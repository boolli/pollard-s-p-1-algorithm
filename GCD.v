==> flow/design.v <==
`timescale 1ns / 1ps
module GCD(input [31:0] a, input [31:0] b, input reset, input clk, output reg [31:0] gcd, output reg isDone
    );
	reg [31:0] nextInputA;
	reg [31:0] nextInputB;
	reg [31:0] inputA;
	reg [31:0] inputB;
	reg [31:0] nextExponent;
	reg [31:0] exponent;
	reg [31:0] nextGcd;
	reg nextIsDone;
	initial begin
		nextInputA = 0;
		nextInputB = 0;
		inputA = 0;
		inputB = 0;
		nextExponent = 0;
		exponent = 0;
		nextIsDone = 0;
		isDone = 0;
		nextGcd = 0;
		gcd = 0;
	end
	always @(posedge clk) begin
		inputA <= nextInputA;
		inputB <= nextInputB;
		exponent <= nextExponent;
		isDone <= nextIsDone;
		gcd <= nextGcd;
	end
	always @(*) begin
		nextInputA = inputA;
		nextInputB = inputB;
		nextIsDone = isDone;
		nextExponent = exponent;
		nextGcd = gcd;
		if (reset == 1) begin
			nextInputA = 0;
			nextInputB = 0;
			nextExponent = 0;
			nextIsDone = 0;
		end
		else begin
			if (inputA == 0) begin
				nextInputA = a;
				nextInputB = b;
			end
			else begin
				if ((inputA == inputB) & isDone == 0 & inputA > 0) begin
					nextGcd = inputA << exponent;
					nextIsDone = 1;
				end
				else begin
					if ((inputA[0] == 0) & (inputB [0] == 0)) begin
						nextExponent = exponent + 1;
						nextInputA = inputA >> 1;
						nextInputB = inputB >> 1;
					end
					else begin
						nextExponent = exponent;
						if (inputA[0] == 0) begin
							nextInputA = inputA >> 1;
						end
						else begin
							if (inputB[0] ==  0) begin
								nextInputB = inputB >> 1;
							end
							else begin
								if (inputA > inputB) begin
									nextInputA = (inputA - inputB) >> 1;
								end
								else begin
									nextInputB = (inputB - inputA) >> 1;
								end
							end
						end
					end
				end
			end
		end
	end
endmodule
Reports on GCD
What the tools print for GCD, step after step.
Line numbers count from 1 in the design file above.
{ "inputs": {"top": "GCD", "clock": "clk", "cell_library": "sky130hd", "pvt_corner": "tt_025C_1v80"} }

Word-level counts
Counts by Yosys on the flattened word-level netlist (proc, flatten, opt, wreduce; memories kept). Register bits leave out memories and registers merged into their read ports (data or address). Print and check cells are left out. Cells with the same type and inputs are merged into one.
{ "bits": {"ff_bits": 129, "wordCells": 47} }
{ "classes": {"eq_ne": 5, "mux": 12, "compare": 2, "add_sub_neg": 3, "n_shift": 1, "n_logic": 9, "n_reduce_logical": 8} }
{ "ops": {"columns": ["operator", "count"], "rows": [
  ["two-way mux 32 bit", 12],
  ["subtractor 32 bit", 2],
  ["adder 32 x 1 -> 32 bit with constant B", 1],
  ["> comparator 32 x 1 -> 1 bit with constant B", 1],
  ["> comparator 32 bit", 1],
  ["== test 32 bit", 1],
  ["<< shifter 32 x 32 -> 32 bit", 1],
  ["zero test 32 bit", 1],
  ["AND reduction 3 bit", 4],
  ["!= test 4 x 1 -> 1 bit with constant B", 2],
  ["NOT 1 bit", 6],
  ["AND reduction 2 bit", 2],
  ["!= test 4 bit with constant B", 1],
  ["bitwise AND 1 bit", 3],
  ["nonzero test 3 bit", 1],
  ["!= test 2 bit with constant B", 1]
]} }

Logic depth
Yosys ltp: most cells in a row. Word level: on the elaborated netlist, between registers, memories and ports. Mapped: between sequential cells and ports; inverters and the memories' decode and read muxes count.
{ "depth": {"depth_word": 7, "ABC_AREA": 0, "mapped_depth": 15, "ltp_nobuf": 12} }

Mapped cells and area
The flow's flattened synthesis, as Yosys stat reports it; memories are mapped. The netlist is that of the ABC_AREA named above (0 if unset); the other value can give another one.
{ "types": {"columns": ["cell", "count", "area_total_um2"], "rows": [
  ["sky130_fd_sc_hd__dfxtp_1", 97, 1.94E+03],
  ["sky130_fd_sc_hd__edfxtp_1", 32, 960.922],
  ["sky130_fd_sc_hd__ha_1", 65, 813.28],
  ["sky130_fd_sc_hd__nor2_1", 166, 623.098],
  ["sky130_fd_sc_hd__a21oi_1", 99, 495.475],
  ["sky130_fd_sc_hd__mux2i_1", 44, 440.422],
  ["sky130_fd_sc_hd__nand2_1", 107, 401.635],
  ["sky130_fd_sc_hd__xnor2_1", 45, 394.128],
  ["sky130_fd_sc_hd__a211oi_1", 43, 322.81],
  ["sky130_fd_sc_hd__o21ai_0", 59, 295.283],
  ["sky130_fd_sc_hd__inv_1", 78, 292.781],
  ["sky130_fd_sc_hd__xor2_1", 32, 280.269],
  ["sky130_fd_sc_hd__a222oi_1", 23, 230.221],
  ["sky130_fd_sc_hd__clkbuf_1", 51, 191.434],
  ["sky130_fd_sc_hd__nor3_1", 36, 180.173],
  ["sky130_fd_sc_hd__nand3_1", 34, 170.163],
  ["sky130_fd_sc_hd__a21o_1", 21, 157.651],
  ["sky130_fd_sc_hd__o221ai_1", 16, 140.134]
]} }
Not listed: further types 73, cells in them 381.
{ "mapped": {"flip_flops": 129, "mapped_area_um2": 11380.9, "sequential_area_um2": 2902.8, "buf_cells": 104, "cell_count": 1429} }

Timing after synthesis
Path of least setup slack by OpenSTA after synthesis, without wires, with an ideal clock, recovery checks aside; 20% of the period is set as input and as output delay. Where synthesis merged equal registers, the netlist keeps one of their names.
{ "synth_path": {"path_type": "register to register", "startpoint": "register inputA[0]", "endpoint": "register gcd[0]", "arrival_ns": 3.945, "driving_pins": 8, "slack_ns": -0.266, "setup_ns": 0.461, "period_ns": 4.14, "n_path_buf": 1, "path_delay_ns": 4.406, "period_less_setup_slack_ns": 4.406} }
"path_delay_ns" is the arrival time less input delay plus setup time.
"driving_pins" counts driving pins, that of a launching flip-flop among them; a cell with two outputs on the path counts twice.
"period_less_setup_slack_ns" = period - worst setup slack (recovery checks aside). The figure is calculated, with input and output delays left at 20% of the set period.
Between the ends stands the longest chain of elaborated cells between them, by number of cells; it is not shown to be the way that was timed. Of several equally long chains one is given.
Each line given opens the expression or statement behind the cell; cells for indexed reads and writes are added by Yosys, which also makes memories of some case tables.
The path ends at the enable pin of a flip-flop; only ways to that pin are counted.
{ "synth_via": {"path_cell_list": "sky130_fd_sc_hd__dfxtp_1 -> sky130_fd_sc_hd__clkbuf_1 -> sky130_fd_sc_hd__inv_1 -> sky130_fd_sc_hd__ha_1 -> sky130_fd_sc_hd__nand4b_1 -> sky130_fd_sc_hd__nor4_1 -> sky130_fd_sc_hd__nand4_1 -> sky130_fd_sc_hd__nor3_1", "elab_chain_cells": 4, "cone_cells": 7, "lines_between": 2, "classes_between": "compare: 1; eq/ne: 1; logic: 3; reduce/logical: 2"} }
{ "synth_rtl": {"columns": ["element", "line_no", "text"], "rows": [
  ["start, declared", 6, "reg [31:0] inputA;"],
  ["start, assigned", 25, "inputA <= nextInputA;"],
  ["== test 32 bit", 49, "if ((inputA == inputB) & isDone == 0 & inputA > 0) begin"],
  ["bitwise AND 1 bit (2 in a row)", 49, null],
  ["AND reduction 3 bit", null, null],
  ["end, assigned", 29, "gcd <= nextGcd;"],
  ["end, declared", 2, "module GCD(input [31:0] a, input [31:0] b, input reset, input clk, output reg [31:0] gcd, output reg isDone"]
]} }

==> results <==
Stored flow runs of GCD (2 of them; Yosys, OpenROAD, sky130hd). They differ in their settings and are not a sequence. Constraints: input delay and output delay 20% of the set period each, output load 0.01 pF.
[
  {
    "run": "entry A",
    "settings": { "period_ns": 8.21, "CORE_UTILIZATION": 50, "SETUP_SLACK_MARGIN": 1.47, "PLACE_DENSITY_LB_ADDON": 0.06, "CORE_MARGIN": 5, "CELL_PAD_IN_SITES_GLOBAL_PLACEMENT": 3, "GPL_TIMING_DRIVEN": 0, "CTS_CLUSTER_SIZE": 14, "CTS_CLUSTER_DIAMETER": 233, "SLEW_MARGIN": 0, "CAP_MARGIN": 20 },
    "outcome": "no results, placement failed with FLW-0024"
  },
  {
    "run": "entry B",
    "settings": { "period_ns": 7.79, "CORE_UTILIZATION": 41, "SETUP_SLACK_MARGIN": 0.31, "PLACE_DENSITY_LB_ADDON": 0.06, "CORE_ASPECT_RATIO": 0.58, "CORE_MARGIN": 2, "GPL_TIMING_DRIVEN": 0, "CTS_CLUSTER_DIAMETER": 385, "MIN_ROUTING_LAYER": "met2", "MAX_ROUTING_LAYER": "met4", "CAP_MARGIN": 20, "SLEW_MARGIN": 20 },
    "outcome": "no results, routing failed with GRT-0116"
  }
]
